==> flow/design.v <==
module fir #(
    parameter DATA_WIDTH = 32,
    parameter TAP_NUM = 16
)(
    input wire clk,
    input wire rst,
    input wire tap_we,
    input wire [3:0] tap_addr,
    input wire [DATA_WIDTH-1:0] tap_data,
    input wire start,
    input wire [DATA_WIDTH-1:0] x_in,
    output reg [DATA_WIDTH-1:0] y_out,
    output reg done
);
    reg [DATA_WIDTH-1:0] taps [0:TAP_NUM-1];
    reg [DATA_WIDTH-1:0] x_shift [0:TAP_NUM-1];
    integer i;
    reg running;
    always @(posedge clk or posedge rst) begin
        if (rst) begin
            done <= 0;
            y_out <= 0;
            running <= 0;
            for (i = 0; i < TAP_NUM; i = i + 1) begin
                taps[i] <= 0;
                x_shift[i] <= 0;
            end
        end else begin
            done <= 0;
            if (tap_we)
                taps[tap_addr] <= tap_data;
            if (start && !running) begin
                for (i = TAP_NUM-1; i > 0; i = i - 1)
                    x_shift[i] <= x_shift[i-1];
                x_shift[0] <= x_in;
                y_out <= 0;
                for (i = 0; i < TAP_NUM; i = i + 1)
                    y_out <= y_out + x_shift[i] * taps[i];
                running <= 1;
            end else if (running) begin
                done <= 1;
                running <= 0;
            end
        end
    end
endmodule
* Reports on fir
What the tools print for fir, step after step. Lines are those of the file above, counted from 1. Operators: Yosys type, input widths -> output width; for muxes data width and select width s. Library cell names are shortened. Not given: -
Design: top fir, clock clk, library sky130hd, timing corner tt_025C_1v80

* After elaboration
Counts by Yosys on the flattened word-level netlist (proc, flatten, opt, wreduce). Print and check cells are left out. Cells with the same type and inputs are merged into one.
Word-level totals: register bits after elaboration 578, bits of input ports 72, word-level cells 29
Operators by class: $add $sub $neg 1, $mul 1, equal/unequal tests 1, multiplexer cells 3, reductions and logical operators 3
Operator list (number):
- $mul 32x32->32 | 1
- $add 32x32->32 | 1
- $eq 4x4->1 const B | 1
- $mux 1 | 3
- $reduce_and 2->1 | 1
- $logic_and 1x1->1 | 1
- $logic_not 1->1 | 1

* Depth
Longest topological path by Yosys (ltp), each cell counted once; first at word level (registers and memories cut), then after technology mapping (sequential cells cut; the memories' decode and read muxes count).
Logic depth: word-level depth 3, ABC_AREA 0, mapped depth 29, mapped depth without buffers 27

* Synthesis result
The flow's flattened synthesis, as Yosys stat reports it; memories are mapped. The netlist is that of the ABC_AREA named above (0 if unset); the other value can give another one.
Mapped netlist: cell count 4203, synthesis area 38241.7 µm², sequential part of the area 14463.9 µm², flip-flops 578, buffer cells 214
Cell types (number):
- dfrtp_1 | 578
- fa_1 | 438
- nand2_1 | 1740
- and2_1 | 363
- inv_1 | 481
- ha_1 | 124
- clkbuf_1 | 200
- xnor2_1 | 54
- mux2_2 | 32
- xor2_1 | 27
- o21ai_1 | 25
- a21oi_1 | 19
- a21o_1 | 12
- o21ai_0 | 16
- nor2_1 | 11
- nand2b_1 | 6
- xnor2_2 | 2
- a211oi_1 | 4
Not listed: further types 33, cells in them 71.

* Timing after synthesis
Source: OpenSTA report_checks on the synthesized netlist (no wires, ideal clock, input and output delay 20% of the period each), path of least setup slack; recovery checks are left aside. Register names are those of the netlist, which keeps one name where synthesis merged equal registers.
Timing path after synthesis: kind reg-to-reg, from register taps[15][3], to register y_out[28], clock period 7.35 ns, library setup time 0.132 ns, launch time at the first pin 0.000 ns, arrival 6.771 ns, required time 7.218 ns, slack 0.447 ns, path delay 6.903 ns, stages 26, path buffers 2, synthesis period reached 6.903 ns
"path delay" = arrival - input delay + setup time. "stages": output pins that drive a net of the path, with the launching flip-flop's if there is one; two outputs of one cell count as two. "synthesis period reached" is the clock period less the worst setup slack; recovery checks do not enter. This is arithmetic on one report: input and output delays are still those of the set period (20% each). The rows between start and end are the longest chain of elaborated cells between them; the timing report does not say that the signal goes this way. Where chains are equally long, one stands for them. Each line given opens the expression or statement behind the cell; cells for indexed reads and writes are added by Yosys, which also makes memories of some case tables. At most two assigning lines are given for a register; there are more.
On the way, after synthesis: cells stage by stage dfrtp_1 -> clkbuf_1 -> clkbuf_1 -> and2_1 -> fa_1 -> inv_1 -> fa_1 -> inv_1 -> fa_1 -> inv_1 -> fa_1 -> inv_1 -> fa_1 -> fa_1 -> fa_1 -> inv_1 -> fa_1 -> inv_1 -> ha_1 -> a21o_1 -> or3b_2 -> o21a_1 -> a221o_1 -> a21oi_2 -> xor2_1 -> o21ai_1, cells in the longest elaborated chain 2, elaborated cells on any way between the ends 2, RTL lines with such cells 1
RTL lines, path after synthesis:
- from (decl) | line 15 | reg [DATA_WIDTH-1:0] taps [0:TAP_NUM-1];
- from (assign) | line 25 | taps[i] <= 0;
- from (assign) | line 31 | taps[tap_addr] <= tap_data;
- $mul 32x32->32 | line 38 | y_out <= y_out + x_shift[i] * taps[i];
- $add 32x32->32 | line 38
- to (assign) | line 36 | y_out <= 0;
- to (assign) | line 38
- to (decl) | line 12 | output reg [DATA_WIDTH-1:0] y_out,

* Path in the finished layout
From the final timing report of run 1: the path of least setup slack in the routed layout; clock arrival at registers is part of the times.
Timing path after layout: kind reg-to-reg, from register taps[15][0], to register y_out[28], clock period 5.05 ns, library setup time 0.15 ns, launch time at the first pin 0.66 ns, arrival 7.72 ns, required time 5.57 ns, slack -2.14 ns, stages 26, path buffers 1
The rows between start and end are the longest chain of elaborated cells between them; the timing report does not say that the signal goes this way. Where chains are equally long, one stands for them. At most two assigning lines are given for a register; there are more.
On the way, after layout: cells stage by stage dfrtp_2 -> clkbuf_16 -> and2_4 -> fa_1 -> fa_1 -> fa_1 -> inv_2 -> fa_1 -> inv_2 -> fa_1 -> inv_2 -> fa_1 -> inv_1 -> fa_1 -> inv_1 -> fa_1 -> inv_2 -> ha_4 -> a211oi_4 -> nor3b_4 -> a31oi_4 -> o21a_4 -> a221o_1 -> a21oi_2 -> xor2_1 -> o21ai_1, cells in the longest elaborated chain 2, elaborated cells on any way between the ends 2, RTL lines with such cells 1
RTL lines, path after layout:
- from (decl) | line 15 | reg [DATA_WIDTH-1:0] taps [0:TAP_NUM-1];
- from (assign) | line 25 | taps[i] <= 0;
- from (assign) | line 31 | taps[tap_addr] <= tap_data;
- $mul 32x32->32 | line 38 | y_out <= y_out + x_shift[i] * taps[i];
- $add 32x32->32 | line 38
- to (assign) | line 36 | y_out <= 0;
- to (assign) | line 38
- to (decl) | line 12 | output reg [DATA_WIDTH-1:0] y_out,

Lab notebook: fir

Measured data: module fir, platform sky130hd, 2 stored runs of the flow under differing settings, order arbitrary. Input and output delays are each 20% of the period that was set; the output load is 0.01 pF.
"period reached" is the run's clock period less its worst setup slack. It is reckoned from that one timing run; input and output delays stay at 20% of the period that was set.
By "worst path time" is meant the share of the clock period that the worst setup path is allowed (20% is reserved at inputs, 20% at outputs), minus its slack. Clock arrival times at its registers enter into it.
"power" rests on the timing tool's default activity at the inputs, not on a simulated workload.

* Run 1 | settings: period_ns 5.05; CORE_UTILIZATION 38; SETUP_SLACK_MARGIN 1.13; PLACE_DENSITY 0.76; CORE_MARGIN 6; CELL_PAD_IN_SITES_GLOBAL_PLACEMENT 3; TNS_END_PERCENT 80; GPL_TIMING_DRIVEN 0; CTS_CLUSTER_DIAMETER 36; MAX_ROUTING_LAYER met5; CAP_MARGIN 20; SLEW_MARGIN 20 | results: cell area after synthesis 38241.7 µm²; full die area 108392.0 µm²; standard-cell area after layout 48402.7 µm²; utilization in the final report 0.489; setup slack of the critical path -2.144 ns; summed negative setup slack -34.062 ns; worst hold slack in the final report 0.443 ns; power 35.860 mW; period reached 7.194 ns; worst path time 7.19 ns; worst path kind reg-to-reg
* Run 2 | settings: period_ns 5.53; CORE_UTILIZATION 40; PLACE_DENSITY_LB_ADDON 0.09; CORE_ASPECT_RATIO 1.58; TNS_END_PERCENT 95; CAP_MARGIN 25; SLEW_MARGIN 35; CORE_MARGIN 2 | results: cell area after synthesis 38241.7 µm²; full die area 98157.9 µm²; standard-cell area after layout 45832.7 µm²; utilization in the final report 0.483; setup slack of the critical path -1.384 ns; summed negative setup slack -20.987 ns; worst hold slack in the final report 0.386 ns; power 29.953 mW; period reached 6.914 ns; worst path time 6.91 ns; worst path kind reg-to-reg
